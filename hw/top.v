==> flow/design.v <==
module top
(
    input i_clk,
    input i_rst,
    output reg o_read_en,
    output reg [63:0] o_read_addr,
    output reg o_write_en,
    output reg [63:0] o_write_addr,
    input wire [63:0] i_data,
    output reg [63:0] o_data
);
reg [1:0]  r_state;
reg [63:0] r_data;
parameter read    = 2'b00;
parameter compute = 2'b01;
parameter write   = 2'b10;
always_ff @ (posedge i_clk or posedge i_rst) begin
    if (i_rst) begin
        o_read_en  <= 0;
        o_write_en <= 0;
        r_state    <= read;
    end
    else begin
        case (r_state)
            read:
                begin
                    o_write_en  <= 0;
                    o_read_en   <= 1;
                    o_read_addr <= 0;
                    r_state     <= compute;
                end
            compute:
                begin
                    o_read_en   <= 0;
                    r_data      <= (i_data << 1);
                    r_state     <= write;
                end
            write:
                begin
                    o_write_en   <= 1;
                    o_write_addr <= 0;
                    o_data       <= r_data;
                    r_state      <= read;
                end
            default:
                r_state <= read;
        endcase
    end
end
endmodule
======== From RTL to reports: top ========
Tool output for the design above, in the order of the flow.
Lines are those of the file above, counted from 1.
Operators carry their Yosys type and port widths (W data, S select, Z words).
A cell with n/a has no value.
design
  design top .............................. top
  clock input ............................. i_clk
  library ................................. sky130hd
  timing corner ........................... tt_025C_1v80

======== After elaboration ========
Source: Yosys, flattened and elaborated, memories not mapped. Widths are those after wreduce. Registers that Yosys merges into a memory's read port (data or address) are not register bits. Print and check cells do not count. Equal cells are merged and count once.
storage and ports
  register bits after elaboration ......... 130
  bits of input ports ..................... 66
  output and inout port bits .............. 194
operators by class
  equality and inequality tests ........... 2
  mux-type cells .......................... 3
  bitwise gates (word level) .............. 1
  reduce/logical cells .................... 5
operator list
  operator              number
  $reduce_and A2 Y1     2
  $reduce_bool A2 Y1    2
  $pmux W2 S2           1
  $pmux W1 S2           2
  $eq A2 B1 Y1 const B  1
  $eq A2 B2 Y1 const B  1
  $logic_not A2 Y1      1
  $not A1 Y1            1

======== Logic depth ========
Longest topological path by Yosys (ltp), each cell counted once; first at word level (registers and memories cut), then after technology mapping (sequential cells cut; the memories' decode and read muxes count).
depth
  word-level depth ........................ 2
  ABC_AREA ................................ 0
  depth in mapped cells ................... 2
  mapped depth without buffers ............ 2

======== After synthesis ========
The flow's flattened synthesis, as Yosys stat reports it; memories are mapped. The netlist is that of the ABC_AREA named above (0 if unset); the other value can give another one.
The area totals of this step are shown rounded.
synthesis totals
  mapped cells ............................ 268
  mapped area ............................. 4,900 µm²
  sequential part of the area ............. 3,900 µm²
  flip-flops .............................. 131
cell types
  cell                       number  area in all (µm²)
  sky130_fd_sc_hd__edfxtp_1  126     3.78E+03
  sky130_fd_sc_hd__buf_4     129     968.429
  sky130_fd_sc_hd__dfrtp_1   4       100.096
  sky130_fd_sc_hd__dfstp_2   1       26.275
  sky130_fd_sc_hd__nor2b_1   2       12.512
  sky130_fd_sc_hd__a21o_1    1       7.507
  sky130_fd_sc_hd__inv_1     2       7.507
  sky130_fd_sc_hd__nor2_1    2       7.507
  sky130_fd_sc_hd__conb_1    1       3.754

======== Path before layout ========
OpenSTA on the mapped netlist: ideal clock, no wires. The path of least setup slack (recovery checks aside). Input and output delay are each 20% of the period. Register names are those of the netlist, which keeps one name where synthesis merged equal registers.
timing after synthesis
  path kind ............................... input port to flip-flop
  start ................................... in i_rst
  end ..................................... reg o_data[10]
  clock period ............................ 4,420 ps
  setup time .............................. 493 ps
  arrival time ............................ 3,702 ps
  data required time ...................... 3,927 ps
  slack ................................... 225 ps
  delay of the path ....................... 3,311 ps
  driving pins on the path ................ 1
  synthesis period reached ................ 4,195 ps
"delay of the path" is the arrival time less input delay plus setup time.
"driving pins on the path": output pins that drive a net of the path, with the launching flip-flop's if there is one; two outputs of one cell count as two.
"synthesis period reached" = period - worst setup slack (recovery checks aside). The figure is calculated, with input and output delays left at 20% of the set period.
Between the ends stands the longest chain of elaborated cells between them, by number of cells; it is not shown to be the way that was timed. Of several equally long chains one is given.
Each line given opens the expression or statement behind the cell; cells for indexed reads and writes are added by Yosys, which also makes memories of some case tables.
between the ends, after synthesis
  path through ............................ sky130_fd_sc_hd__nor2b_1
  length of the longest elaborated chain .. 2
  elaborated cells on any way between the ends .. 2
  RTL lines with such cells ............... 0
  those cells by class .................... logic: 1; reduce/logical: 1
ends and longest elaborated chain, after synthesis
  element            line  text
  start, declared    4     input i_rst,
  $not A1 Y1         n/a
  $reduce_and A2 Y1  n/a
  end, assigned      42    o_data       <= r_data;
  end, declared      10    output reg [63:0] o_data

======== Timing after layout ========
Path of least setup slack in the final report of flow run A (OpenROAD, finished layout, wires in). Where an end is a register, its clock arrival counts in the times.
The path's times are printed in steps of 10 ps; the period is the one set.
timing after layout
  path kind ............................... flip-flop to output port
  start ................................... reg o_data[57]
  end ..................................... out o_data[57]
  clock period ............................ 2,960 ps
  output delay ............................ 590 ps
  arrival time ............................ 1,310 ps
  data required time ...................... 2,370 ps
  slack ................................... 1,060 ps
  driving pins on the path ................ 2
between the ends, after layout
  path through ............................ sky130_fd_sc_hd__edfxtp_1 > sky130_fd_sc_hd__clkdlybuf4s50_1
  length of the longest elaborated chain .. 0
  elaborated cells on any way between the ends .. 0
  RTL lines with such cells ............... 0
ends and longest elaborated chain, after layout
  element          line  text
  start, declared  10    output reg [63:0] o_data
  start, assigned  42    o_data       <= r_data;
  end, declared    10

Ticket comment

Flow measurements of top on sky130hd: 2 stored runs with different settings, listed in no order. Input and output delays are each 20% of the period that was set; the output load is 0.01 pF.
"total power of the final layout" rests on the timing tool's default activity at the inputs, not on a simulated workload.
Values from the reports are rounded here.

======== flow run A ========
==> flow/run.sh <==
#!/bin/bash
# the make line also repeats the synthesis and layout settings of config.mk as NAME=value (left out here)
make -C /OpenROAD-flow-scripts/flow DESIGN_CONFIG=/design/flow/config.mk WORK_HOME=/design/flow/orfs CLKGATE_MAP_FILE= finish
==> flow/config.mk <==
export PLATFORM = sky130hd
export DESIGN_NAME = top
export DESIGN_NICKNAME = top
export VERILOG_FILES = /design/flow/design.v
export SDC_FILE = /design/flow/constraint.sdc
export NUM_CORES = 4
export LEC_CHECK = 0
export ABC_AREA = 0
export CAP_MARGIN = 5
export CELL_PAD_IN_SITES_GLOBAL_PLACEMENT = 1
export CORE_ASPECT_RATIO = 0.58
export CORE_MARGIN = 2
export CORE_UTILIZATION = 47
export CTS_CLUSTER_SIZE = 90
export GPL_ROUTABILITY_DRIVEN = 0
export HOLD_SLACK_MARGIN = 0.12
export MIN_ROUTING_LAYER = met1
export PLACE_DENSITY_LB_ADDON = 0.21
export SETUP_SLACK_MARGIN = 0.41
export SLEW_MARGIN = 20
export TNS_END_PERCENT = 50
==> flow/constraint.sdc <==
create_clock -name core_clock -period 2.96 [get_ports {i_clk}]
set_input_delay 0.5920 -clock core_clock [delete_from_list [all_inputs] [get_ports {i_clk}]]
set_output_delay 0.5920 -clock core_clock [all_outputs]
set_load 0.01 [all_outputs]

-------- measured, flow run A --------
  Yosys chip area after synthesis ......... 4,900 µm²
  die area ................................ 11,000 µm²
  standard-cell area after layout ......... 6,500 µm²
  setup slack of the critical path ........ 1,100 ps
  final worst hold slack .................. 400 ps
  total power of the final layout ......... 0.0041 W

======== flow run B ========
==> flow/run.sh <==
#!/bin/bash
# the make line also repeats the synthesis and layout settings of config.mk as NAME=value (left out here)
make -C /OpenROAD-flow-scripts/flow DESIGN_CONFIG=/design/flow/config.mk WORK_HOME=/design/flow/orfs CLKGATE_MAP_FILE= finish
==> flow/config.mk <==
export PLATFORM = sky130hd
export DESIGN_NAME = top
export DESIGN_NICKNAME = top
export VERILOG_FILES = /design/flow/design.v
export SDC_FILE = /design/flow/constraint.sdc
export NUM_CORES = 4
export LEC_CHECK = 0
export CAP_MARGIN = 35
export CORE_MARGIN = 2
export CORE_UTILIZATION = 54
export GPL_ROUTABILITY_DRIVEN = 0
export MAX_ROUTING_LAYER = met5
export PLACE_DENSITY_LB_ADDON = 0.07
export SETUP_SLACK_MARGIN = 1.31
export SLEW_MARGIN = 5
export TNS_END_PERCENT = 30
==> flow/constraint.sdc <==
create_clock -name core_clock -period 5.06 [get_ports {i_clk}]
set_input_delay 1.0120 -clock core_clock [delete_from_list [all_inputs] [get_ports {i_clk}]]
set_output_delay 1.0120 -clock core_clock [all_outputs]
set_load 0.01 [all_outputs]

-------- measured, flow run B --------
  Yosys chip area after synthesis ......... 4,900 µm²
  die area ................................ 9,900 µm²
  standard-cell area after layout ......... 6,500 µm²
  setup slack of the critical path ........ 2,500 ps
  final worst hold slack .................. 410 ps
  total power of the final layout ......... 0.0025 W
